==> flow/design.v <==
module simple_fifo #(
    parameter int DATA_WIDTH = 64,
    parameter int DEPTH = 4,
    parameter int ALMOST_EMPTY_THRESH = 1,
    parameter int ALMOST_FULL_THRESH  = 1
) (
    input  logic                 clk,
    input  logic                 rst,
    input  logic                 wr_en,
    input  logic                 rd_en,
    input  logic [DATA_WIDTH-1:0] din,
    output logic [DATA_WIDTH-1:0] dout,
    output logic                 empty,
    output logic                 full,
    output logic                 almost_empty,
    output logic                 almost_full
);
    localparam int ADDR_WIDTH = $clog2(DEPTH);
    logic [DATA_WIDTH-1:0] mem [0:DEPTH-1];
    logic [ADDR_WIDTH-1:0] wptr, rptr;
    logic [ADDR_WIDTH:0]   count;
    always_ff @(posedge clk or posedge rst) begin
        if (rst) begin
            wptr <= 0;
        end else if (wr_en && !full) begin
            mem[wptr] <= din;
            wptr <= wptr + 1;
        end
    end
    always_ff @(posedge clk or posedge rst) begin
        if (rst) begin
            rptr <= 0;
        end else if (rd_en && !empty) begin
            rptr <= rptr + 1;
        end
    end
    always_ff @(posedge clk or posedge rst) begin
        if (rst) begin
            count <= 0;
        end else begin
            case ({wr_en && !full, rd_en && !empty})
                2'b10: count <= count + 1;
                2'b01: count <= count - 1;
                default: count <= count;
            endcase
        end
    end
    assign dout = mem[rptr];
    assign empty = (count == 0);
    assign full  = (count == DEPTH);
    assign almost_empty = (count <= ALMOST_EMPTY_THRESH);
    assign almost_full  = (count >= (DEPTH - ALMOST_FULL_THRESH));
endmodule
Step by step through the tools: simple_fifo --
Tool output for the design above, in the order of the flow. Lines are those of the file above, counted from 1. Library cell names are shortened. Not given: n/a
Set-up: top simple_fifo, clock input clk, cell library sky130hd, corner tt_025C_1v80

Elaborated design --
Yosys after proc, flatten, opt, wreduce and memory -nomap, before mapping. Print and check cells are not counted. Equal cells are merged and count once.
Bit counts: register bits 263, memory bits (writable) 0, memory cells 0, ROM bits 0, output and inout bits 68, word width x clocked read ports 0, latch bits 0
Cells by class: divide/modulo/power cells 0, order comparisons 2, mux-type cells 2, equal/unequal tests 9, reductions and logical operators 12, add/sub/neg operators 4, shifts and indexed selects 0, $mul 0, bitwise gates (word level) 1
Operators by type and width (number):
- parallel mux 64 bit (select 4 bit) | 1
- AND reduction 3 bit | 4
- == test 2 bit (second input constant) | 5
- == test 2 x 1 -> 1 bit (second input constant) | 3
- parallel mux 3 bit (select 2 bit) | 1
- adder 2 x 1 -> 2 bit (second input constant) | 2
- zero test 2 bit | 2
- adder 3 x 1 -> 3 bit (second input constant) | 1
- subtractor 3 x 1 -> 3 bit (second input constant) | 1
- less-or-equal comparator 3 x 1 -> 1 bit (second input constant) | 1
- >= comparator 3 x 2 -> 1 bit (second input constant) | 1
- == test 3 bit (second input constant) | 1
- zero test 3 bit | 1
- logical AND 1 bit | 2
- zero test 1 bit | 2
- nonzero test 2 bit | 1
- NOT 1 bit | 1

Longest topological paths --
Yosys ltp: most cells in a row. Word level: on the elaborated netlist, between registers, memories and ports. Mapped: between sequential cells and ports; inverters and the memories' decode and read muxes count.
Logic depth: depth after elaboration 5, ABC_AREA 0, mapped depth 9, depth with buffers taken out 9

Mapped cells and area --
The flow's flattened synthesis, as Yosys stat reports it; memories are mapped. The netlist is that of the ABC_AREA named above (0 if unset); the other value can give another one.
Mapped netlist: mapped flip-flops 263, sequential part of the area 7862.5 sq um, cell count 532, synthesis area 9994.6 sq um, buffers 28
Cell types:
- edfxtp_1 | number 256, total area 7.69E+03 sq um
- a222oi_1 | number 64, total area 640.614 sq um
- mux2i_1 | number 64, total area 640.614 sq um
- inv_1 | number 74, total area 277.766 sq um
- dfrtp_1 | number 7, total area 175.168 sq um
- ha_1 | number 14, total area 175.168 sq um
- buf_6 | number 14, total area 157.651 sq um
- buf_2 | number 14, total area 70.067 sq um
- xnor2_1 | number 4, total area 35.034 sq um
- and2_1 | number 5, total area 31.28 sq um
- mux2_2 | number 2, total area 22.522 sq um
- nor2_1 | number 4, total area 15.014 sq um
- nand2b_4 | number 1, total area 13.763 sq um
- a21bo_2 | number 1, total area 10.01 sq um
- a21oi_1 | number 2, total area 10.01 sq um
- o21ai_0 | number 2, total area 10.01 sq um
- a31oi_1 | number 1, total area 6.256 sq um
- nor2b_1 | number 1, total area 6.256 sq um
Other cell types: 2; their cells: 2.

Timing after synthesis --
OpenSTA on the mapped netlist: ideal clock, no wires. The path of least setup slack (recovery checks aside). Input and output delay are each 20% of the period. Register names are those of the netlist, which keeps one name where synthesis merged equal registers.
Timing path after synthesis: kind input to register, start point input wr_en, end point register mem[0][0], path slack 0.556 ns, period 3.63 ns, delay of the path 2.348 ns, driving pins on the path 3, path buffers 0, time at the first pin 0.726 ns, required time 3.201 ns, data arrival time 2.645 ns, synthesis period reached 3.074 ns
"delay of the path" is the arrival time less input delay plus setup time. "driving pins on the path" counts driving pins, that of a launching flip-flop among them; a cell with two outputs on the path counts twice. "synthesis period reached" is the clock period less the worst setup slack; recovery checks do not enter. This is arithmetic on one report: input and output delays are still those of the set period (20% each). Between the ends stands the longest chain of elaborated cells between them, by number of cells; it is not shown to be the way that was timed. Of several equally long chains one is given. Each line given opens the expression or statement behind the cell; cells for indexed reads and writes are added by Yosys, which also makes memories of some case tables.
On the way, after synthesis: cell sequence a21bo_2 nor2_1 and2_1, length of the longest elaborated chain 2, elaborated cells between the ends (all ways) 2
RTL lines, path after synthesis:
- start, declared | RTL line 9 | input  logic                 wr_en,
- logical AND 1 bit | RTL line 25 | end else if (wr_en && !full) begin
- AND reduction 3 bit
- end, assigned | RTL line 26 | mem[wptr] <= din;
- end, declared | RTL line 19 | logic [DATA_WIDTH-1:0] mem [0:DEPTH-1];

Timing after layout --
From the final timing report of entry A: the path of least setup slack in the routed layout; clock arrival at registers is part of the times.
Timing path after layout: kind register to output, start point register rptr[1], end point output dout[25], driving pins on the path 7, external output delay 0.69 ns, data arrival time 2.23 ns, required time 2.76 ns, time at the first pin 0.50 ns, path slack 0.53 ns, path buffers 3, period 3.45 ns
Between the ends stands the longest chain of elaborated cells between them, by number of cells; it is not shown to be the way that was timed. Of several equally long chains one is given.
On the way, after layout: cell sequence dfrtp_1 buf_4 ha_4 buf_12 a222oi_1 mux2i_1 dlygate4sd2_1, length of the longest elaborated chain 2, elaborated cells between the ends (all ways) 5, source lines of those cells 1
RTL lines, path after layout:
- start, declared | RTL line 20 | logic [ADDR_WIDTH-1:0] wptr, rptr;
- start, assigned | RTL line 32 | rptr <= 0;
- start, assigned | RTL line 34 | rptr <= rptr + 1;
- == test 2 bit | RTL line 48 | assign dout = mem[rptr];
- parallel mux 64 bit (select 4 bit) | RTL line 48
- end, declared | RTL line 12 | output logic [DATA_WIDTH-1:0] dout,

Ticket comment

2 stored runs of simple_fifo in the flow (synthesis by Yosys, layout by OpenROAD, sky130hd cells), in arbitrary order. Constraints: input delay and output delay 20% of the set period each, output load 0.01 pF.
"achieved clock period" means the clock period less the worst setup slack. The figure is calculated, with input and output delays left at 20% of the set period.
"worst setup path time" = time allowed to the worst setup path (clock period - input delay - output delay, where it has them) - its slack; a late launch clock adds to it, a late capture clock takes from it.
By "power" is meant OpenSTA's value without simulated activity: inputs other than the clock are taken to toggle once in ten clock periods, and the tool carries that through the logic.
[entry A] settings: period_ns=3.45, CORE_UTILIZATION=49, SETUP_SLACK_MARGIN=0.48, PLACE_DENSITY_LB_ADDON=0.04, CORE_ASPECT_RATIO=1.8, CORE_MARGIN=2, CELL_PAD_IN_SITES_GLOBAL_PLACEMENT=1, CELL_PAD_IN_SITES_DETAIL_PLACEMENT=1, ABC_AREA=0, GPL_TIMING_DRIVEN=1, SLEW_MARGIN=25, CAP_MARGIN=20
[entry A] result: chip area after synthesis (Yosys) 9994.6 sq um, die area 21605.1 sq um, standard-cell area of the final layout 12464.5 sq um, utilization 0.619, worst setup slack after layout 0.528 ns, total negative slack 0.000 ns, power 10.278 mW, achieved clock period 2.922 ns, worst setup path time 2.23 ns, worst setup path kind register to output
[entry B] settings: period_ns=5.89, CORE_UTILIZATION=39, SETUP_SLACK_MARGIN=0.04, PLACE_DENSITY_LB_ADDON=0.11, CORE_MARGIN=6, CELL_PAD_IN_SITES_GLOBAL_PLACEMENT=3, CELL_PAD_IN_SITES_DETAIL_PLACEMENT=0, ABC_AREA=0, CTS_CLUSTER_DIAMETER=44, CAP_MARGIN=30, MIN_ROUTING_LAYER=met1, SLEW_MARGIN=20
[entry B] result: chip area after synthesis (Yosys) 9994.6 sq um, die area 29613.2 sq um, standard-cell area of the final layout 12903.6 sq um, utilization 0.512, worst setup slack after layout 1.405 ns, total negative slack 0.000 ns, power 6.707 mW, achieved clock period 4.485 ns, worst setup path time 3.31 ns, worst setup path kind register to output
