==> flow/design.v <==
module arb (
        req,
        grt,
        clk,
        rst_
);
input  [4:0]  req;
output [4:0]  grt;
input             clk, rst_;
assign  grt[0]  =                   req[0];
assign  grt[1]  = (req[0]   == 0) & req[1];
assign  grt[2]  = (req[1:0] == 0) & req[2];
assign  grt[3]  = (req[2:0] == 0) & req[3];
assign  grt[4]  = (req[3:0] == 0) & req[4];
endmodule
module cb (
        idata_0,
        ivalid_0,
        ivch_0,
        port_0,
        req_0,
        grt_0,
        idata_1,
        ivalid_1,
        ivch_1,
        port_1,
        req_1,
        grt_1,
        idata_2,
        ivalid_2,
        ivch_2,
        port_2,
        req_2,
        grt_2,
        idata_3,
        ivalid_3,
        ivch_3,
        port_3,
        req_3,
        grt_3,
        idata_4,
        ivalid_4,
        ivch_4,
        port_4,
        req_4,
        grt_4,
        odata_0,
        ovalid_0,
        ovch_0,
        odata_1,
        ovalid_1,
        ovch_1,
        odata_2,
        ovalid_2,
        ovch_2,
        odata_3,
        ovalid_3,
        ovch_3,
        odata_4,
        ovalid_4,
        ovch_4,
        clk,
        rst_
);
input   [34:0]      idata_0;
input                   ivalid_0;
input   [0:0]       ivch_0;
input   [2:0]      port_0;
input                   req_0;
output  [4:0]       grt_0;
input   [34:0]      idata_1;
input                   ivalid_1;
input   [0:0]       ivch_1;
input   [2:0]      port_1;
input                   req_1;
output  [4:0]       grt_1;
input   [34:0]      idata_2;
input                   ivalid_2;
input   [0:0]       ivch_2;
input   [2:0]      port_2;
input                   req_2;
output  [4:0]       grt_2;
input   [34:0]      idata_3;
input                   ivalid_3;
input   [0:0]       ivch_3;
input   [2:0]      port_3;
input                   req_3;
output  [4:0]       grt_3;
input   [34:0]      idata_4;
input                   ivalid_4;
input   [0:0]       ivch_4;
input   [2:0]      port_4;
input                   req_4;
output  [4:0]       grt_4;
output  [34:0]      odata_0;
output                  ovalid_0;
output  [0:0]       ovch_0;
output  [34:0]      odata_1;
output                  ovalid_1;
output  [0:0]       ovch_1;
output  [34:0]      odata_2;
output                  ovalid_2;
output  [0:0]       ovch_2;
output  [34:0]      odata_3;
output                  ovalid_3;
output  [0:0]       ovch_3;
output  [34:0]      odata_4;
output                  ovalid_4;
output  [0:0]       ovch_4;
input                   clk;
input                   rst_;
wire    [4:0]     cb_sel_0;
wire    [4:0]     cb_sel_1;
wire    [4:0]     cb_sel_2;
wire    [4:0]     cb_sel_3;
wire    [4:0]     cb_sel_4;
wire    [4:0]     cb_grt_0;
wire    [4:0]     cb_grt_1;
wire    [4:0]     cb_grt_2;
wire    [4:0]     cb_grt_3;
wire    [4:0]     cb_grt_4;
muxcont #( 0 ) muxcont_0 (
        .port_0   ( port_0   ),
        .req_0    ( req_0    ),
        .port_1   ( port_1   ),
        .req_1    ( req_1    ),
        .port_2   ( port_2   ),
        .req_2    ( req_2    ),
        .port_3   ( port_3   ),
        .req_3    ( req_3    ),
        .port_4   ( port_4   ),
        .req_4    ( req_4    ),
        .sel ( cb_sel_0 ),
        .grt ( cb_grt_0 ),
        .clk ( clk  ),
        .rst_( rst_ )
);
muxcont #( 1 ) muxcont_1 (
        .port_0   ( port_0   ),
        .req_0    ( req_0    ),
        .port_1   ( port_1   ),
        .req_1    ( req_1    ),
        .port_2   ( port_2   ),
        .req_2    ( req_2    ),
        .port_3   ( port_3   ),
        .req_3    ( req_3    ),
        .port_4   ( port_4   ),
        .req_4    ( req_4    ),
        .sel ( cb_sel_1 ),
        .grt ( cb_grt_1 ),
        .clk ( clk  ),
        .rst_( rst_ )
);
muxcont #( 2 ) muxcont_2 (
        .port_0   ( port_0   ),
        .req_0    ( req_0    ),
        .port_1   ( port_1   ),
        .req_1    ( req_1    ),
        .port_2   ( port_2   ),
        .req_2    ( req_2    ),
        .port_3   ( port_3   ),
        .req_3    ( req_3    ),
        .port_4   ( port_4   ),
        .req_4    ( req_4    ),
        .sel ( cb_sel_2 ),
        .grt ( cb_grt_2 ),
        .clk ( clk  ),
        .rst_( rst_ )
);
muxcont #( 3 ) muxcont_3 (
        .port_0   ( port_0   ),
        .req_0    ( req_0    ),
        .port_1   ( port_1   ),
        .req_1    ( req_1    ),
        .port_2   ( port_2   ),
        .req_2    ( req_2    ),
        .port_3   ( port_3   ),
        .req_3    ( req_3    ),
        .port_4   ( port_4   ),
        .req_4    ( req_4    ),
        .sel ( cb_sel_3 ),
        .grt ( cb_grt_3 ),
        .clk ( clk  ),
        .rst_( rst_ )
);
muxcont #( 4 ) muxcont_4 (
        .port_0   ( port_0   ),
        .req_0    ( req_0    ),
        .port_1   ( port_1   ),
        .req_1    ( req_1    ),
        .port_2   ( port_2   ),
        .req_2    ( req_2    ),
        .port_3   ( port_3   ),
        .req_3    ( req_3    ),
        .port_4   ( port_4   ),
        .req_4    ( req_4    ),
        .sel ( cb_sel_4 ),
        .grt ( cb_grt_4 ),
        .clk ( clk  ),
        .rst_( rst_ )
);
mux mux_0 (
        .idata_0  ( idata_0  ),
        .ivalid_0 ( ivalid_0 ),
        .ivch_0   ( ivch_0   ),
        .idata_1  ( idata_1  ),
        .ivalid_1 ( ivalid_1 ),
        .ivch_1   ( ivch_1   ),
        .idata_2  ( idata_2  ),
        .ivalid_2 ( ivalid_2 ),
        .ivch_2   ( ivch_2   ),
        .idata_3  ( idata_3  ),
        .ivalid_3 ( ivalid_3 ),
        .ivch_3   ( ivch_3   ),
        .idata_4  ( idata_4  ),
        .ivalid_4 ( ivalid_4 ),
        .ivch_4   ( ivch_4   ),
        .odata  ( odata_0    ),
        .ovalid ( ovalid_0   ),
        .ovch   ( ovch_0     ),
        .sel ( cb_sel_0 )
);
mux mux_1 (
        .idata_0  ( idata_0  ),
        .ivalid_0 ( ivalid_0 ),
        .ivch_0   ( ivch_0   ),
        .idata_1  ( idata_1  ),
        .ivalid_1 ( ivalid_1 ),
        .ivch_1   ( ivch_1   ),
        .idata_2  ( idata_2  ),
        .ivalid_2 ( ivalid_2 ),
        .ivch_2   ( ivch_2   ),
        .idata_3  ( idata_3  ),
        .ivalid_3 ( ivalid_3 ),
        .ivch_3   ( ivch_3   ),
        .idata_4  ( idata_4  ),
        .ivalid_4 ( ivalid_4 ),
        .ivch_4   ( ivch_4   ),
        .odata  ( odata_1    ),
        .ovalid ( ovalid_1   ),
        .ovch   ( ovch_1     ),
        .sel ( cb_sel_1 )
);
mux mux_2 (
        .idata_0  ( idata_0  ),
        .ivalid_0 ( ivalid_0 ),
        .ivch_0   ( ivch_0   ),
        .idata_1  ( idata_1  ),
        .ivalid_1 ( ivalid_1 ),
        .ivch_1   ( ivch_1   ),
        .idata_2  ( idata_2  ),
        .ivalid_2 ( ivalid_2 ),
        .ivch_2   ( ivch_2   ),
        .idata_3  ( idata_3  ),
        .ivalid_3 ( ivalid_3 ),
        .ivch_3   ( ivch_3   ),
        .idata_4  ( idata_4  ),
        .ivalid_4 ( ivalid_4 ),
        .ivch_4   ( ivch_4   ),
        .odata  ( odata_2    ),
        .ovalid ( ovalid_2   ),
        .ovch   ( ovch_2     ),
        .sel ( cb_sel_2 )
);
mux mux_3 (
        .idata_0  ( idata_0  ),
        .ivalid_0 ( ivalid_0 ),
        .ivch_0   ( ivch_0   ),
        .idata_1  ( idata_1  ),
        .ivalid_1 ( ivalid_1 ),
        .ivch_1   ( ivch_1   ),
        .idata_2  ( idata_2  ),
        .ivalid_2 ( ivalid_2 ),
        .ivch_2   ( ivch_2   ),
        .idata_3  ( idata_3  ),
        .ivalid_3 ( ivalid_3 ),
        .ivch_3   ( ivch_3   ),
        .idata_4  ( idata_4  ),
        .ivalid_4 ( ivalid_4 ),
        .ivch_4   ( ivch_4   ),
        .odata  ( odata_3    ),
        .ovalid ( ovalid_3   ),
        .ovch   ( ovch_3     ),
        .sel ( cb_sel_3 )
);
mux mux_4 (
        .idata_0  ( idata_0  ),
        .ivalid_0 ( ivalid_0 ),
        .ivch_0   ( ivch_0   ),
        .idata_1  ( idata_1  ),
        .ivalid_1 ( ivalid_1 ),
        .ivch_1   ( ivch_1   ),
        .idata_2  ( idata_2  ),
        .ivalid_2 ( ivalid_2 ),
        .ivch_2   ( ivch_2   ),
        .idata_3  ( idata_3  ),
        .ivalid_3 ( ivalid_3 ),
        .ivch_3   ( ivch_3   ),
        .idata_4  ( idata_4  ),
        .ivalid_4 ( ivalid_4 ),
        .ivch_4   ( ivch_4   ),
        .odata  ( odata_4    ),
        .ovalid ( ovalid_4   ),
        .ovch   ( ovch_4     ),
        .sel ( cb_sel_4 )
);
assign grt_0[0]  = cb_grt_0[0];
assign grt_0[1]  = cb_grt_1[0];
assign grt_0[2]  = cb_grt_2[0];
assign grt_0[3]  = cb_grt_3[0];
assign grt_0[4]  = cb_grt_4[0];
assign grt_1[0]  = cb_grt_0[1];
assign grt_1[1]  = cb_grt_1[1];
assign grt_1[2]  = cb_grt_2[1];
assign grt_1[3]  = cb_grt_3[1];
assign grt_1[4]  = cb_grt_4[1];
assign grt_2[0]  = cb_grt_0[2];
assign grt_2[1]  = cb_grt_1[2];
assign grt_2[2]  = cb_grt_2[2];
assign grt_2[3]  = cb_grt_3[2];
assign grt_2[4]  = cb_grt_4[2];
assign grt_3[0]  = cb_grt_0[3];
assign grt_3[1]  = cb_grt_1[3];
assign grt_3[2]  = cb_grt_2[3];
assign grt_3[3]  = cb_grt_3[3];
assign grt_3[4]  = cb_grt_4[3];
assign grt_4[0]  = cb_grt_0[4];
assign grt_4[1]  = cb_grt_1[4];
assign grt_4[2]  = cb_grt_2[4];
assign grt_4[3]  = cb_grt_3[4];
assign grt_4[4]  = cb_grt_4[4];
endmodule
module mux (
        idata_0,
        ivalid_0,
        ivch_0,
        idata_1,
        ivalid_1,
        ivch_1,
        idata_2,
        ivalid_2,
        ivch_2,
        idata_3,
        ivalid_3,
        ivch_3,
        idata_4,
        ivalid_4,
        ivch_4,
        sel,
        odata,
        ovalid,
        ovch
);
input    [34:0]    idata_0;
input                  ivalid_0;
input    [0:0]     ivch_0;
input    [34:0]    idata_1;
input                  ivalid_1;
input    [0:0]     ivch_1;
input    [34:0]    idata_2;
input                  ivalid_2;
input    [0:0]     ivch_2;
input    [34:0]    idata_3;
input                  ivalid_3;
input    [0:0]     ivch_3;
input    [34:0]    idata_4;
input                  ivalid_4;
input    [0:0]     ivch_4;
input    [4:0]     sel;
output   [34:0]    odata;
output                 ovalid;
output   [0:0]     ovch;
assign odata =
                (sel == 5'b00001) ? idata_0 :
                (sel == 5'b00010) ? idata_1 :
                (sel == 5'b00100) ? idata_2 :
                (sel == 5'b01000) ? idata_3 :
                (sel == 5'b10000) ? idata_4 :
                35'b0;
assign ovalid =
                (sel == 5'b00001) ? ivalid_0 :
                (sel == 5'b00010) ? ivalid_1 :
                (sel == 5'b00100) ? ivalid_2 :
                (sel == 5'b01000) ? ivalid_3 :
                (sel == 5'b10000) ? ivalid_4 :
                1'b0;
assign ovch =
                (sel == 5'b00001) ? ivch_0 :
                (sel == 5'b00010) ? ivch_1 :
                (sel == 5'b00100) ? ivch_2 :
                (sel == 5'b01000) ? ivch_3 :
                (sel == 5'b10000) ? ivch_4 :
                1'b0;
endmodule
module muxcont (
        port_0,
        req_0,
        port_1,
        req_1,
        port_2,
        req_2,
        port_3,
        req_3,
        port_4,
        req_4,
        sel,
        grt,
        clk,
        rst_
);
parameter       PORTID = 0;
input  [2:0] port_0;
input             req_0;
input  [2:0] port_1;
input             req_1;
input  [2:0] port_2;
input             req_2;
input  [2:0] port_3;
input             req_3;
input  [2:0] port_4;
input             req_4;
output [4:0]  sel;
output [4:0]  grt;
input             clk, rst_;
reg    [4:0]  last;
wire   [4:0]  req;
wire   [4:0]  grt0;
wire   [4:0]  hold;
wire              anyhold;
assign  req[0]  = req_0 & (port_0 == PORTID);
assign  req[1]  = req_1 & (port_1 == PORTID);
assign  req[2]  = req_2 & (port_2 == PORTID);
assign  req[3]  = req_3 & (port_3 == PORTID);
assign  req[4]  = req_4 & (port_4 == PORTID);
assign  hold    = last & req;
assign  anyhold = |hold;
assign  sel     = last;
always @ (posedge clk) begin
        if (rst_ == 1'b0)
                last    <= 5'b0;
        else if (last != grt)
                last    <= grt;
end
assign  grt[0]  = anyhold ? hold[0] : grt0[0];
assign  grt[1]  = anyhold ? hold[1] : grt0[1];
assign  grt[2]  = anyhold ? hold[2] : grt0[2];
assign  grt[3]  = anyhold ? hold[3] : grt0[3];
assign  grt[4]  = anyhold ? hold[4] : grt0[4];
arb a0 (
        .req ( req  ),
        .grt ( grt0 ),
        .clk ( clk  ),
        .rst_( rst_ )
);
endmodule
# --- Step by step through the tools: cb ---
# Tool output for the design above, in the order of the flow.
# Lines are those of the file above, counted from 1.
# Library cell names are shortened.
setup:
  top: "cb"
  clk_port: "clk"
  library: "sky130hd"
  lib_corner: "tt_025C_1v80"

# --- Elaborated design ---
# Yosys after proc, flatten, opt, wreduce and memory -nomap, before mapping. Enables and synchronous resets that opt folds into registers are not counted as muxes. Memory bits, and registers merged into a memory's read port (data or address), are not among the register bits. Print and check cells are not counted. Equal cells are merged and count once.
classes:
  add_sub_neg: 0
  n_mul: 0
  n_div: 0
  n_cmp: 0
  equal: 50
  shift: 0
  muxes: 100
  bitwise: 55
  reduce_logical: 25
ops:
  columns: ["operator", "count"]
  rows:
  - ["two-way mux 35 bit", 25]
  - ["two-way mux 1 bit", 75]
  - ["bitwise AND 1 bit", 45]
  - ["== test 3 x 2 -> 1 bit (second input constant)", 10]
  - ["logical NOT 3 bit", 10]
  - ["== test 5 x 1 -> 1 bit (second input constant)", 5]
  - ["== test 5 x 2 -> 1 bit (second input constant)", 5]
  - ["== test 5 x 3 -> 1 bit (second input constant)", 5]
  - ["== test 5 x 4 -> 1 bit (second input constant)", 5]
  - ["!= test 5 bit", 5]
  - ["== test 5 bit (second input constant)", 5]
  - ["bitwise AND 5 bit", 5]
  - ["OR reduction 5 bit", 5]
  - ["logical NOT 4 bit", 5]
  - ["== test 3 x 1 -> 1 bit (second input constant)", 5]
  - ["== test 3 bit (second input constant)", 5]
  - ["logical NOT 2 bit", 5]
  - ["NOT 1 bit", 5]
word_totals:
  regBits: 25
  latchBits: 0
  ram_bits: 0
  mem_bits_ro: 0
  clocked_rd_ports_x_width: 0
  memories: 0
  in_bits: 207
  out_inout_bits: 210
  wordCells: 235

# --- Longest topological paths ---
# Yosys ltp: most cells in a row. Word level: on the elaborated netlist, between registers, memories and ports. Mapped: between sequential cells and ports; inverters and the memories' decode and read muxes count.
logic_depth:
  depth_word: 6
  ABC_AREA: 1
  depth_mapped: 8
  depth_no_buf: 8

# --- Netlist ---
# Yosys stat after the flow's synthesis: flattened, memories mapped to cells. It holds for the ABC_AREA given above (unset counts as 0); a run with the other value may have another netlist.
by_type:
  columns: ["type", "count", "type_area_um2"]
  rows:
  - ["nand2_1", 461, 1730.41]
  - ["nor2_1", 418, 1.57E+03]
  - ["o22ai_1", 185, 1157.36]
  - ["nand3_1", 222, 1.11E+03]
  - ["inv_1", 152, 570.547]
  - ["dfxtp_1", 25, 500.48]
  - ["buf_2", 67, 335.322]
  - ["a21oi_1", 25, 125.12]
  - ["nand4_2", 7, 87.584]
  - ["nand3_2", 8, 80.077]
  - ["nor2_2", 12, 75.072]
  - ["nor3_4", 4, 65.062]
  - ["nand4_1", 8, 50.048]
  - ["buf_6", 3, 33.782]
  - ["buf_4", 3, 22.522]
  - ["inv_2", 6, 22.522]
  - ["nor4_4", 1, 21.27]
  - ["clkbuf_1", 4, 15.014]
# Not listed: further types 3, cells in them 4.
synth_totals:
  mapped_cells: 1615
  yosys_area_um2: 7604.8
  ffs: 25

# --- Timing after synthesis ---
# Source: OpenSTA report_checks on the synthesized netlist (no wires, ideal clock, input and output delay 20% of the period each), path of least setup slack; recovery checks are left aside. Register names are those of the netlist, which keeps one name where synthesis merged equal registers.
synth_timing:
  kind: "input-to-output"
  start: "input port req_2"
  end: "output port grt_0[3]"
  tclk_ps: 2670
  input_delay_ps: 534
  t_first_pin_ps: 534
  t_arrival_ps: 1332
  required_ps: 2136
  setup_slack_ps: 804
  path_delay_ps: 798
  path_stages: 7
  period_less_setup_slack_ps: 1866
# "path_delay_ps" is the arrival time less input delay plus setup time.
# At an output port there is no setup time.
# "path_stages" counts driving pins, that of a launching flip-flop among them; a cell with two outputs on the path counts twice.
# "period_less_setup_slack_ps" is the clock period less the worst setup slack; recovery checks do not enter. This is arithmetic on one report: input and output delays are still those of the set period (20% each).
# The rows between start and end are the longest chain of elaborated cells between them; the timing report does not say that the signal goes this way. Where chains are equally long, one stands for them.
# Each line given opens the expression or statement behind the cell; cells for indexed reads and writes are added by Yosys, which also makes memories of some case tables.
synth_between:
  cell_sequence: "inv_1 nor2_1 nand3_1 nand2_1 nor2_1 nand3b_1 nand2_1"
  elab_chain_len: 4
synth_lines:
  columns: ["item", "line_no", "rtl"]
  rows:
  - ["from (decl)", 81, "input                   req_2;"]
  - ["bitwise AND 1 bit", 432, "assign  req[2]  = req_2 & (port_2 == PORTID);"]
  - ["bitwise AND 5 bit", 435, "assign  hold    = last & req;"]
  - ["OR reduction 5 bit", 436, "assign  anyhold = |hold;"]
  - ["two-way mux 1 bit", 444, "assign  grt[0]  = anyhold ? hold[0] : grt0[0];"]
  - ["to (decl)", 70, "output  [4:0]       grt_0;"]

Hand-over note for cb

cb: 2 stored runs of the Yosys and OpenROAD flow on sky130hd. The settings differ; the order carries no meaning. The constraints put input and output delay at 20% of the set period each and load the outputs with 0.01 pF.

--- stored run 1 ---
==> flow/run.sh <==
#!/bin/bash
# the make line also repeats the synthesis and layout settings of config.mk as NAME=value (left out here)
make -C /OpenROAD-flow-scripts/flow DESIGN_CONFIG=/design/flow/config.mk WORK_HOME=/design/flow/orfs CLKGATE_MAP_FILE= finish
==> flow/config.mk <==
export PLATFORM = sky130hd
export DESIGN_NAME = cb
export DESIGN_NICKNAME = cb
export VERILOG_FILES = /design/flow/design.v
export SDC_FILE = /design/flow/constraint.sdc
export NUM_CORES = 4
export LEC_CHECK = 0
export ABC_AREA = 1
export CAP_MARGIN = 20
export CELL_PAD_IN_SITES_DETAIL_PLACEMENT = 2
export CORE_MARGIN = 8
export CORE_UTILIZATION = 42
export CTS_CLUSTER_DIAMETER = 93
export SETUP_SLACK_MARGIN = 0.6
export SLEW_MARGIN = 30
export TNS_END_PERCENT = 95
==> flow/constraint.sdc <==
create_clock -name core_clock -period 2.99 [get_ports {clk}]
set_input_delay 0.5980 -clock core_clock [delete_from_list [all_inputs] [get_ports {clk}]]
set_output_delay 0.5980 -clock core_clock [all_outputs]
set_load 0.01 [all_outputs]

==> results, as YAML <==
outcome: "no results, placement failed with a tool error"

--- stored run 2 ---
==> flow/run.sh <==
#!/bin/bash
# the make line also repeats the synthesis and layout settings of config.mk as NAME=value (left out here)
make -C /OpenROAD-flow-scripts/flow DESIGN_CONFIG=/design/flow/config.mk WORK_HOME=/design/flow/orfs CLKGATE_MAP_FILE= finish
==> flow/config.mk <==
export PLATFORM = sky130hd
export DESIGN_NAME = cb
export DESIGN_NICKNAME = cb
export VERILOG_FILES = /design/flow/design.v
export SDC_FILE = /design/flow/constraint.sdc
export NUM_CORES = 4
export LEC_CHECK = 0
export CAP_MARGIN = 20
export CORE_MARGIN = 2
export CORE_UTILIZATION = 40
export SLEW_MARGIN = 20
==> flow/constraint.sdc <==
create_clock -name core_clock -period 1.71 [get_ports {clk}]
set_input_delay 0.3420 -clock core_clock [delete_from_list [all_inputs] [get_ports {clk}]]
set_output_delay 0.3420 -clock core_clock [all_outputs]
set_load 0.01 [all_outputs]

==> results, as YAML <==
outcome: "no results, routing failed with GRT-0116"

End of note.
