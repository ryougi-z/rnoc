==> flow/design.v <==
module fifo (
	idata,
	odata,
	wr_en,
	rd_en,
	empty,
	full,
	ordy,
	clk,
	rst_
);
input	[34:0]	idata;
output	[34:0]	odata;
input			wr_en;
input			rd_en;
output			empty;
output			full;
output			ordy;
input	clk, rst_;
reg	[34:0]	ram	[0:4];
reg	[2:0]	rd_addr, wr_addr;
reg	[3:0]	d_cnt;
wire			set;
integer	i;
always @ (posedge clk) begin
	if (rst_ == 1'b0)
		wr_addr	<= 0;
	else if (set)
		if (wr_addr == 4)
			wr_addr	<= 0;
		else
			wr_addr	<= wr_addr + 1;
end
always @ (posedge clk) begin
	if (rst_ == 1'b0)
		rd_addr	<= 0;
	else if (~empty & rd_en)
		if (rd_addr == 4)
			rd_addr	<= 0;
		else
			rd_addr	<= rd_addr + 1;
end
always @ (posedge clk) begin
	if (rst_ == 1'b0)
		d_cnt	<= 0;
	else if (~full  & wr_en & ~(rd_en & ~empty))
		d_cnt	<= d_cnt + 1;
	else if (~empty & rd_en & ~wr_en)
		d_cnt	<= d_cnt - 1;
end
assign	full	= (d_cnt == 5);
assign	empty	= (d_cnt == 0);
assign	set	= (~full | rd_en) & wr_en;
assign	ordy	= ((5 - d_cnt) >= 5) ? 1'b1 : 1'b0;
assign	odata	= ~empty ? ram[rd_addr] : 0;
always @ (posedge clk) begin
	if (rst_ == 1'b0)
		for (i = 0; i < 5; i = i + 1)
			ram[i]	<= 0;
	else if (set)
		ram[wr_addr]	<= idata;
end
endmodule
module inputc (
        idata,
        ivalid,
        ivch,
        oack,
        ordy,
        olck,
        odata,
        ovalid,
        ovch,
        irdy_0,
        irdy_1,
        irdy_2,
        irdy_3,
        irdy_4,
        ilck_0,
        ilck_1,
        ilck_2,
        ilck_3,
        ilck_4,
        grt_0,
        grt_1,
        grt_2,
        grt_3,
        grt_4,
        port,
        req,
        my_xpos,
        my_ypos,
        clk,
        rst_
);
parameter       ROUTERID= 0;
parameter       PCHID   = 0;
input   [34:0]      idata;
input                   ivalid;
input   [0:0]       ivch;
output  [1:0]        oack;
output  [1:0]        ordy;
output  [1:0]        olck;
output  [34:0]      odata;
output                  ovalid;
output  [0:0]       ovch;
input   [1:0]        irdy_0;
input   [1:0]        irdy_1;
input   [1:0]        irdy_2;
input   [1:0]        irdy_3;
input   [1:0]        irdy_4;
input   [1:0]        ilck_0;
input   [1:0]        ilck_1;
input   [1:0]        ilck_2;
input   [1:0]        ilck_3;
input   [1:0]        ilck_4;
input                   grt_0;
input                   grt_1;
input                   grt_2;
input                   grt_3;
input                   grt_4;
output  [2:0]      port;
output                  req;
input   [1:0]     my_xpos;
input   [1:0]     my_ypos;
input   clk, rst_;
wire    [34:0]      odata0;
wire                    ovalid0;
wire    [0:0]       ovch0;
wire    [2:0]      port0;
wire                    req0;
wire                    send0;
wire    [34:0]      bdata0;
wire    [2:0]      btype0;
wire    [34:0]      odata1;
wire                    ovalid1;
wire    [0:0]       ovch1;
wire    [2:0]      port1;
wire                    req1;
wire                    send1;
wire    [34:0]      bdata1;
wire    [2:0]      btype1;
wire    [1:0]        vcsel;
assign  oack[0]        = send0;
assign  oack[1]        = send1;
vcmux vcmux (
        .ovalid0 ( ovalid0 ),
        .ovalid1 ( ovalid1 ),
        .odata0  ( odata0 ),
        .odata1  ( odata1 ),
        .ovch0   ( ovch0 ),
        .ovch1   ( ovch1 ),
        .req0    ( req0 ),
        .req1    ( req1 ),
        .port0   ( port0 ),
        .port1   ( port1 ),
        .ovalid  ( ovalid ),
        .odata   ( odata  ),
        .ovch    ( ovch   ),
        .req     ( req    ),
        .port    ( port   ),
        .vcsel   ( vcsel  ),
        .clk     ( clk    ),
        .rst_    ( rst_   )
);
vc #( ROUTERID, PCHID, 0 ) vc_0 (
       .bdata ( bdata0  ),
       .send  ( send0   ),
       .olck  ( olck[0] ),
       .irdy_0( irdy_0  ),
       .irdy_1( irdy_1  ),
       .irdy_2( irdy_2  ),
       .irdy_3( irdy_3  ),
       .irdy_4( irdy_4  ),
       .ilck_0( ilck_0  ),
       .ilck_1( ilck_1  ),
       .ilck_2( ilck_2  ),
       .ilck_3( ilck_3  ),
       .ilck_4( ilck_4  ),
       .grt_0 ( vcsel[0] ? grt_0 : 1'b0 ),
       .grt_1 ( vcsel[0] ? grt_1 : 1'b0 ),
       .grt_2 ( vcsel[0] ? grt_2 : 1'b0 ),
       .grt_3 ( vcsel[0] ? grt_3 : 1'b0 ),
       .grt_4 ( vcsel[0] ? grt_4 : 1'b0 ),
       .req   ( req0    ),
       .port  ( port0   ),
       .ovch  ( ovch0   ),
       .clk ( clk  ),
       .rst_( rst_ )
);
vc #( ROUTERID, PCHID, 1 ) vc_1 (
       .bdata ( bdata1  ),
       .send  ( send1   ),
       .olck  ( olck[1] ),
       .irdy_0( irdy_0  ),
       .irdy_1( irdy_1  ),
       .irdy_2( irdy_2  ),
       .irdy_3( irdy_3  ),
       .irdy_4( irdy_4  ),
       .ilck_0( ilck_0  ),
       .ilck_1( ilck_1  ),
       .ilck_2( ilck_2  ),
       .ilck_3( ilck_3  ),
       .ilck_4( ilck_4  ),
       .grt_0 ( vcsel[1] ? grt_0 : 1'b0 ),
       .grt_1 ( vcsel[1] ? grt_1 : 1'b0 ),
       .grt_2 ( vcsel[1] ? grt_2 : 1'b0 ),
       .grt_3 ( vcsel[1] ? grt_3 : 1'b0 ),
       .grt_4 ( vcsel[1] ? grt_4 : 1'b0 ),
       .req   ( req1    ),
       .port  ( port1   ),
       .ovch  ( ovch1   ),
       .clk ( clk  ),
       .rst_( rst_ )
);
assign  odata0   = send0 && btype0 != 3'b000 ? bdata0 : 35'b0;
assign  odata1   = send1 && btype1 != 3'b000 ? bdata1 : 35'b0;
assign  ovalid0  = send0 && btype0 != 3'b000;
assign  ovalid1  = send1 && btype1 != 3'b000;
assign  btype0  = bdata0[34:32];
assign  btype1  = bdata1[34:32];
rtcomp rc0 (
        .addr   ( bdata0[3:0] ),
        .ivch   ( bdata0[11:8] ),
        .en     ( btype0 == 3'b001 || btype0 == 3'b011 ),
        .port   ( port0  ),
        .ovch   ( ovch0  ),
        .my_xpos( my_xpos ),
        .my_ypos( my_ypos ),
        .clk    ( clk  ),
        .rst_   ( rst_ )
);
rtcomp rc1 (
        .addr   ( bdata1[3:0] ),
        .ivch   ( bdata1[11:8] ),
        .en     ( btype1 == 3'b001 || btype1 == 3'b011 ),
        .port   ( port1  ),
        .ovch   ( ovch1  ),
        .my_xpos( my_xpos ),
        .my_ypos( my_ypos ),
        .clk    ( clk  ),
        .rst_   ( rst_ )
);
fifo    ibuf0 (
        .idata  ( ivch == 0 ? idata  : 35'b0 ),
        .odata  ( bdata0 ),
        .wr_en  ( ivch == 0 ? ivalid : 1'b0 ),
        .rd_en  ( send0 ),
        .empty  (   ),
        .full   (   ),
        .ordy   ( ordy[0]        ),
        .clk    ( clk  ),
        .rst_   ( rst_ )
);
fifo    ibuf1 (
        .idata  ( ivch == 1 ? idata  : 35'b0 ),
        .odata  ( bdata1 ),
        .wr_en  ( ivch == 1 ? ivalid : 1'b0 ),
        .rd_en  ( send1 ),
        .empty  (   ),
        .full   (   ),
        .ordy   ( ordy[1]        ),
        .clk    ( clk  ),
        .rst_   ( rst_ )
);
endmodule
module rtcomp (
	addr,
	ivch,
	en,
	port,
	ovch,
	my_xpos,
	my_ypos,
	clk,
	rst_
);
input	[3:0]	addr;
input	[3:0]	ivch;
input			en;
output	[2:0]	port;
output	[0:0]	ovch;
input	[1:0]	my_xpos;
input	[1:0]	my_ypos;
input	clk;
input	rst_;
wire	[2:0]	port0;
reg	[2:0]	port1;
wire	[0:0]	ovch0;
reg	[0:0]	ovch1;
wire	[1:0]	dst_xpos;
wire	[1:0]	dst_ypos;
wire	[1:0]	delta_x1;	 
wire	[1:0]	delta_x3;	 
assign	dst_xpos= addr[1:0];
assign	dst_ypos= addr[3:2];
assign	port	= en ? port0 : port1;
assign	ovch	= en ? ovch0 : ovch1;
always @ (posedge clk) begin
	if (rst_ == 1'b0) begin
		port1	<= 0;
		ovch1	<= 0;
	end else if (en) begin
		port1	<= port0;
		ovch1	<= ovch0;
	end
end
assign	port0	= ( dst_xpos == my_xpos && dst_ypos == my_ypos ) ? 4 :
                  ( dst_xpos > my_xpos ) ? 1 :
                  ( dst_xpos < my_xpos ) ? 3 :
                  ( dst_ypos > my_ypos ) ? 2 : 0;
assign ovch0	= ivch;
endmodule
module vc (
        bdata,
        send,
        olck,
        irdy_0,
        irdy_1,
        irdy_2,
        irdy_3,
        irdy_4,
        ilck_0,
        ilck_1,
        ilck_2,
        ilck_3,
        ilck_4,
        grt_0,
        grt_1,
        grt_2,
        grt_3,
        grt_4,
        req,
        port,
        ovch,
        clk,
        rst_
);
parameter       ROUTERID= 0;
parameter       PCHID   = 0;
parameter       VCHID   = 0;
input   [34:0]      bdata;
output                  send;
output                  olck;
input   [1:0]        irdy_0;
input   [1:0]        irdy_1;
input   [1:0]        irdy_2;
input   [1:0]        irdy_3;
input   [1:0]        irdy_4;
input   [1:0]        ilck_0;
input   [1:0]        ilck_1;
input   [1:0]        ilck_2;
input   [1:0]        ilck_3;
input   [1:0]        ilck_4;
input                   grt_0;
input                   grt_1;
input                   grt_2;
input                   grt_3;
input                   grt_4;
output                  req;
input   [2:0]      port;
input   [0:0]       ovch;
input   clk, rst_;
reg     [1:0]           state;
wire    [2:0]      btype;
reg                     req;      
wire                    ilck;     
wire                    grt;	  
wire                    irdy;	  
reg                     send;
assign  btype   = bdata[34:32];
assign  ilck    = (
                   (port == 0 && ilck_0[ovch]) ||
                   (port == 1 && ilck_1[ovch]) ||
                   (port == 2 && ilck_2[ovch]) ||
                   (port == 3 && ilck_3[ovch]) ||
                   (port == 4 && ilck_4[ovch]) );
assign  grt     = (
                   (port == 0 && grt_0) ||
                   (port == 1 && grt_1) ||
                   (port == 2 && grt_2) ||
                   (port == 3 && grt_3) ||
                   (port == 4 && grt_4) );
assign  irdy    = (
                   (port == 0 && irdy_0[ovch]) ||
                   (port == 1 && irdy_1[ovch]) ||
                   (port == 2 && irdy_2[ovch]) ||
                   (port == 3 && irdy_3[ovch]) ||
                   (port == 4 && irdy_4[ovch]) );
assign  olck    = (state != 2'b00);
always @ (posedge clk) begin
	if (rst_ == 1'b0) begin
		state	<= 2'b00;
		send	<= 1'b0;
		req	<= 1'b0;
	end else begin
		case (state)
		2'b00: begin
			if (btype == 3'b001 ||
			    btype == 3'b011) begin
				state	<= 2'b01;
				send	<= 1'b0;
				req	<= 1'b1;
			end
		end
                2'b01: begin
			if (ilck == 1'b1) begin
				req     <= 1'b0;
			end if (grt == 1'b0) begin
				req     <= 1'b1;
			end if (irdy == 1'b1 && grt == 1'b1) begin
                                state   <= 2'b10;
				send	<= 1'b1;
				req     <= 1'b1;
			end
                end
		2'b10: begin
			if (btype == 3'b011 ||
			    btype == 3'b010) begin
				state	<= 2'b00;
				send	<= 1'b0;
				req	<= 1'b0;
			end
		end
		endcase
	end
end
endmodule
module vcmux (
        ovalid0,
        ovalid1,
        odata0,
        odata1,
        ovch0,
        ovch1,
        req0,
        req1,
        port0,
        port1,
        ovalid,
        odata,
        ovch,
        req,
        port,
        vcsel,
        clk,
        rst_
);
input                   ovalid0;
input                   ovalid1;
input   [34:0]      odata0;
input   [34:0]      odata1;
input   [0:0]       ovch0;
input   [0:0]       ovch1;
input                   req0;
input                   req1;
input   [2:0]      port0;
input   [2:0]      port1;
output                  ovalid;
output  [34:0]      odata;
output  [0:0]       ovch;
output                  req;
output  [2:0]      port;
output  [1:0]        vcsel;
input   clk, rst_;
reg    [1:0]         last;
wire   [1:0]         grt;
wire   [1:0]         hold;
wire                    anyhold;
assign  hold    = last & {req1, req0};
assign  anyhold = |hold;
assign  vcsel   = grt;
always @ (posedge clk) begin
        if (rst_ == 1'b0)
                last    <= 2'b0;
        else if (last != grt)
                last    <= grt;
end
assign  grt[0]  = anyhold ? hold[0] : ( req0);
assign  grt[1]  = anyhold ? hold[1] : (!req0 &  req1);
assign  ovalid  = ovalid0 | ovalid1;
assign  req     = req0 | req1;
assign  odata   =
                  (last[0] == 1'b1) ? odata0 :
                  (last[1] == 1'b1) ? odata1 : 35'b0;
assign  ovch    =
                  (last[0] == 1'b1) ? ovch0 :
                  (last[1] == 1'b1) ? ovch1 : 1'b0;
assign  port    =
                  (vcsel[0] == 1'b1) ? port0 :
                  (vcsel[1] == 1'b1) ? port1 : 3'b0;
endmodule
### Reports on inputc

What the tools print for inputc, step after step.
Line numbers count from 1 in the design file above.
Library cell names are shortened.
A cell with n/a has no value.

| design | value |
|---|---|
| top | inputc |
| clock | clk |
| cell library | sky130hd |
| timing corner | tt_025C_1v80 |

### Word-level counts

Counts by Yosys on the flattened word-level netlist (proc, flatten, opt, wreduce; memories kept). Print and check cells are left out. Cells with the same type and inputs are merged into one.
Yosys's memory passes give these memory sizes; they may raise the number of words (mostly to a power of two), join words into wider ones and drop unused or constant bits.

| word-level totals | value |
|---|---|
| bits in latches | 0 |
| memories | 2 |
| flip-flop bits (word level) | 38 |
| bits in writable memories | 560 |
| output and inout port bits | 47 |
| input bits | 68 |
| ROM bits | 0 |
| word-level cells | 293 |

Memories:

| name | depth | bits a word | RTL line | RTL |
|---|---|---|---|---|
| ibuf0.ram | 8 | 35 | 20 | `reg [34:0] ram [0:4];` |
| ibuf1.ram | 8 | 35 | 20 |  |

| operators by class | value |
|---|---|
| $mul | 0 |
| shift-type cells | 20 |
| bitwise logic cells | 24 |
| add/sub/neg operators | 10 |
| equal/unequal tests | 37 |
| div/mod/pow operators | 0 |
| reductions and logical operators | 84 |
| order comparisons | 8 |
| multiplexer cells | 91 |

Operators by type and width:

| operator | number |
|---|---|
| 35-bit two-way mux | 12 |
| 3-bit two-way mux | 22 |
| 32-bit by 3-bit >= comparator with 1-bit output (second input constant) | 2 |
| 2-bit by 1-bit variable part select with 1-bit output | 20 |
| 1-bit two-way mux | 39 |
| 1-bit logical AND | 36 |
| 1-bit logical OR | 28 |
| 3-bit by 2-bit equality test with 1-bit output (second input constant) | 8 |
| 3-bit equality test (second input constant) | 6 |
| 4-bit AND reduction | 4 |
| 4-bit two-way mux | 4 |
| 2-bit two-way mux | 8 |
| 2-bit by 1-bit != test with 1-bit output (second input constant) | 6 |
| 3-bit by 1-bit adder with 3-bit output (second input constant) | 4 |
| 3-bit by 1-bit equality test with 1-bit output (second input constant) | 4 |
| 3-bit nonzero test | 4 |
| 2-bit case mux with 3-bit select | 2 |
| 1-bit case mux with 3-bit select | 4 |
| 1-bit AND | 11 |
| 3-bit by 4-bit subtractor with 5-bit output (first input constant) | 2 |
| 1-bit NOT | 8 |
| 2-bit > comparator | 4 |
| 2-bit equality test | 4 |
| 2-bit nonzero test | 4 |
| 4-bit by 1-bit adder with 4-bit output (second input constant) | 2 |
| 4-bit by 1-bit subtractor with 4-bit output (second input constant) | 2 |
| 4-bit by 3-bit equality test with 1-bit output (second input constant) | 2 |
| 4-bit by 3-bit != test with 1-bit output (second input constant) | 2 |

Other operator kinds: 11; their cells: 20.

### Longest topological paths

Depth = most cells in a row (Yosys ltp): at word level without a register or memory, in the mapped netlist without a sequential cell, where the memories' decode and read muxes count.

| logic depth | value |
|---|---|
| depth in word-level cells | 18 |
| ABC_AREA | 0 |
| gate-level depth with buffers | 16 |
| mapped depth without buffers | 13 |

### Mapped cells and area

The flow's flattened synthesis, as Yosys stat reports it; memories are mapped. The netlist is that of the ABC_AREA named above (0 if unset); the other value can give another one.
Totals and module areas in this step are rounded.

Cell types:

| cell type | number |
|---|---|
| edfxtp_1 | 560 |
| mux4_2 | 143 |
| nor2_1 | 386 |
| dfxtp_1 | 48 |
| mux2i_1 | 82 |
| ha_1 | 32 |
| inv_1 | 98 |
| nand2_1 | 96 |
| clkbuf_1 | 81 |
| nand2b_1 | 43 |
| o22ai_1 | 40 |
| nor2b_1 | 31 |
| a21oi_1 | 36 |
| o21ai_0 | 21 |
| mux2_2 | 9 |
| and2_1 | 16 |
| nand3_1 | 15 |
| buf_1 | 16 |

Not listed: further types 44, cells in them 122.

| synthesis totals | value |
|---|---|
| cell area after synthesis | 27000 µm² |
| flip-flops | 608 |
| buffers | 109 |
| mapped cells | 1875 |

By module: a second synthesis without flattening, with its own total; a netlist apart from the flattened one above.

| unflattened totals | value |
|---|---|
| cells (unflattened synthesis) | 2001 |
| area (unflattened synthesis) | 28700 µm² |

Rows give one instance, submodules left out.

By module:

| module | area (µm²) | cells | times used |
|---|---|---|---|
| fifo | 12500 | 785 | 2 |
| inputc | 1530 | 197 | 1 |
| rtcomp | 298 | 31 | 2 |
| vcmux | 542 | 58 | 1 |
| vc | 488 | 57 | 1 |
| vc | 488 | 57 | 1 |

### Timing after synthesis

Source: OpenSTA report_checks on the synthesized netlist (no wires, ideal clock, input and output delay 20% of the period each), path of least setup slack; recovery checks are left aside. Register names are those of the netlist, which keeps one name where synthesis merged equal registers.

| timing path post-synthesis | value |
|---|---|
| path kind | input-to-reg |
| from | input ivch[0] |
| to | memory (no name shown) |
| arrival time | 4.592 ns |
| clock period | 5.29 ns |
| path buffers | 2 |
| external input delay | 1.058 ns |
| library setup time | 0.478 ns |
| time at the first pin | 1.058 ns |
| path delay | 4.012 ns |
| data required time | 4.812 ns |
| path slack | 0.220 ns |
| stages on the path | 6 |
| synthesis period reached | 5.07 ns |

"path delay" is the arrival time less input delay plus setup time.
"stages on the path" counts driving pins, that of a launching flip-flop among them; a cell with two outputs on the path counts twice.
"synthesis period reached" = period - worst setup slack (recovery checks aside). The figure is calculated, with input and output delays left at 20% of the set period.
The rows between start and end are the longest chain of elaborated cells between them; the timing report does not say that the signal goes this way. Where chains are equally long, one stands for them.
A line is the first line of the expression or statement that the cell stems from. Yosys adds cells for indexed reads and writes and turns some case tables into memories.
The path ends at the enable pin of a flip-flop; only ways to that pin are counted.

| between the ends, post-synthesis | value |
|---|---|
| cell sequence | clkbuf_1 and2_1 o21a_1 clkbuf_1 nand3_1 nor3b_1 |
| length of the longest elaborated chain | 4 |
| elaborated cells on any way between the ends | 6 |
| classes of those cells | mux: 5; logic: 1 |

Ends and longest elaborated chain, post-synthesis:

| item | RTL line | RTL |
|---|---|---|
| start: declaration | 100 | `input   [0:0]       ivch;` |
| 1-bit two-way mux | 258 | `.wr_en  ( ivch == 1 ? ivalid : 1'b0 ),` |
| 1-bit AND | 53 | `assign set = (~full \| rd_en) & wr_en;` |
| 3-bit two-way mux | 60 | `else if (set)` |
| 3-bit two-way mux | 57 | `if (rst_ == 1'b0)` |

### Timing after layout

Path of least setup slack in the final report of run 1 (OpenROAD, finished layout, wires in). Where an end is a register, its clock arrival counts in the times.

| timing path post-layout | value |
|---|---|
| path kind | reg-to-output |
| from | register (no name shown) |
| to | output port[1] |
| data required time | 5.64 ns |
| arrival time | 4.16 ns |
| external output delay | 1.41 ns |
| clock period | 7.05 ns |
| stages on the path | 11 |
| time at the first pin | 0.65 ns |
| path buffers | 1 |
| path slack | 1.48 ns |

| between the ends, post-layout | value |
|---|---|
| cell sequence | dfxtp_4 mux4_2 mux2_2 nand2_1 ha_1 nand2_1 o2111ai_1 a21oi_1 mux2i_2 o22ai_1 clkdlybuf4s50_1 |

Ends and longest elaborated chain, post-layout:

| item | RTL line | RTL |
|---|---|---|
| end: declaration | 122 | `output  [2:0]      port;` |

Chain of elaborated cells between the ends: none given.

FLOW RESULTS
============

Record of 2 stored runs of the RTL-to-layout flow on inputc, platform sky130hd. The runs are unordered. Constraints: input delay and output delay 20% of the set period each, output load 0.01 pF.
"clock period achieved": clock period set for the run, less the worst setup slack. It is reckoned from that one timing run; input and output delays stay at 20% of the period that was set.
"time on the worst setup path" means the part of the period allowed to the worst setup path (the constraints hold back 20% at inputs and 20% at outputs) less its slack; where the path has registers, the arrival times of their clocks count too.
Results are given in rounded form.

#### Run 1

| setting | value |
|---|---|
| period_ns | `7.05` |
| CORE_UTILIZATION | `16` |
| SETUP_SLACK_MARGIN | `1.22` |
| PLACE_DENSITY_LB_ADDON | `0.05` |
| CORE_MARGIN | `3` |
| CELL_PAD_IN_SITES_DETAIL_PLACEMENT | `2` |
| TNS_END_PERCENT | `60` |
| GPL_ROUTABILITY_DRIVEN | `0` |
| MIN_ROUTING_LAYER | `met1` |
| MAX_ROUTING_LAYER | `met5` |
| CAP_MARGIN | `20` |
| SLEW_MARGIN | `20` |

| result | value |
|---|---|
| mapped cell area after synthesis | 27000 µm² |
| full die area | 174000 µm² |
| standard-cell area after layout | 33600 µm² |
| utilization after layout | 0.201 |
| setup slack of the critical path | 1.48 ns |
| total negative setup slack | 0.000 ns |
| clock period achieved | 5.568 ns |
| time on the worst setup path | 4.16 ns |
| worst path kind | reg-to-output |

#### Run 2

| setting | value |
|---|---|
| period_ns | `6.25` |
| CORE_UTILIZATION | `56` |
| PLACE_DENSITY_LB_ADDON | `0.03` |
| CORE_ASPECT_RATIO | `1.02` |
| CELL_PAD_IN_SITES_DETAIL_PLACEMENT | `1` |
| ABC_AREA | `1` |
| GPL_ROUTABILITY_DRIVEN | `0` |
| CAP_MARGIN | `15` |
| SLEW_MARGIN | `40` |
| MAX_ROUTING_LAYER | `met4` |
| CORE_MARGIN | `2` |

| result | value |
|---|---|
| mapped cell area after synthesis | 27800 µm² |
| full die area | 51400 µm² |
| standard-cell area after layout | 31500 µm² |
| utilization after layout | 0.642 |
| setup slack of the critical path | 0.458 ns |
| total negative setup slack | 0.000 ns |
| clock period achieved | 5.792 ns |
| time on the worst setup path | 4.54 ns |
| worst path kind | reg-to-output |
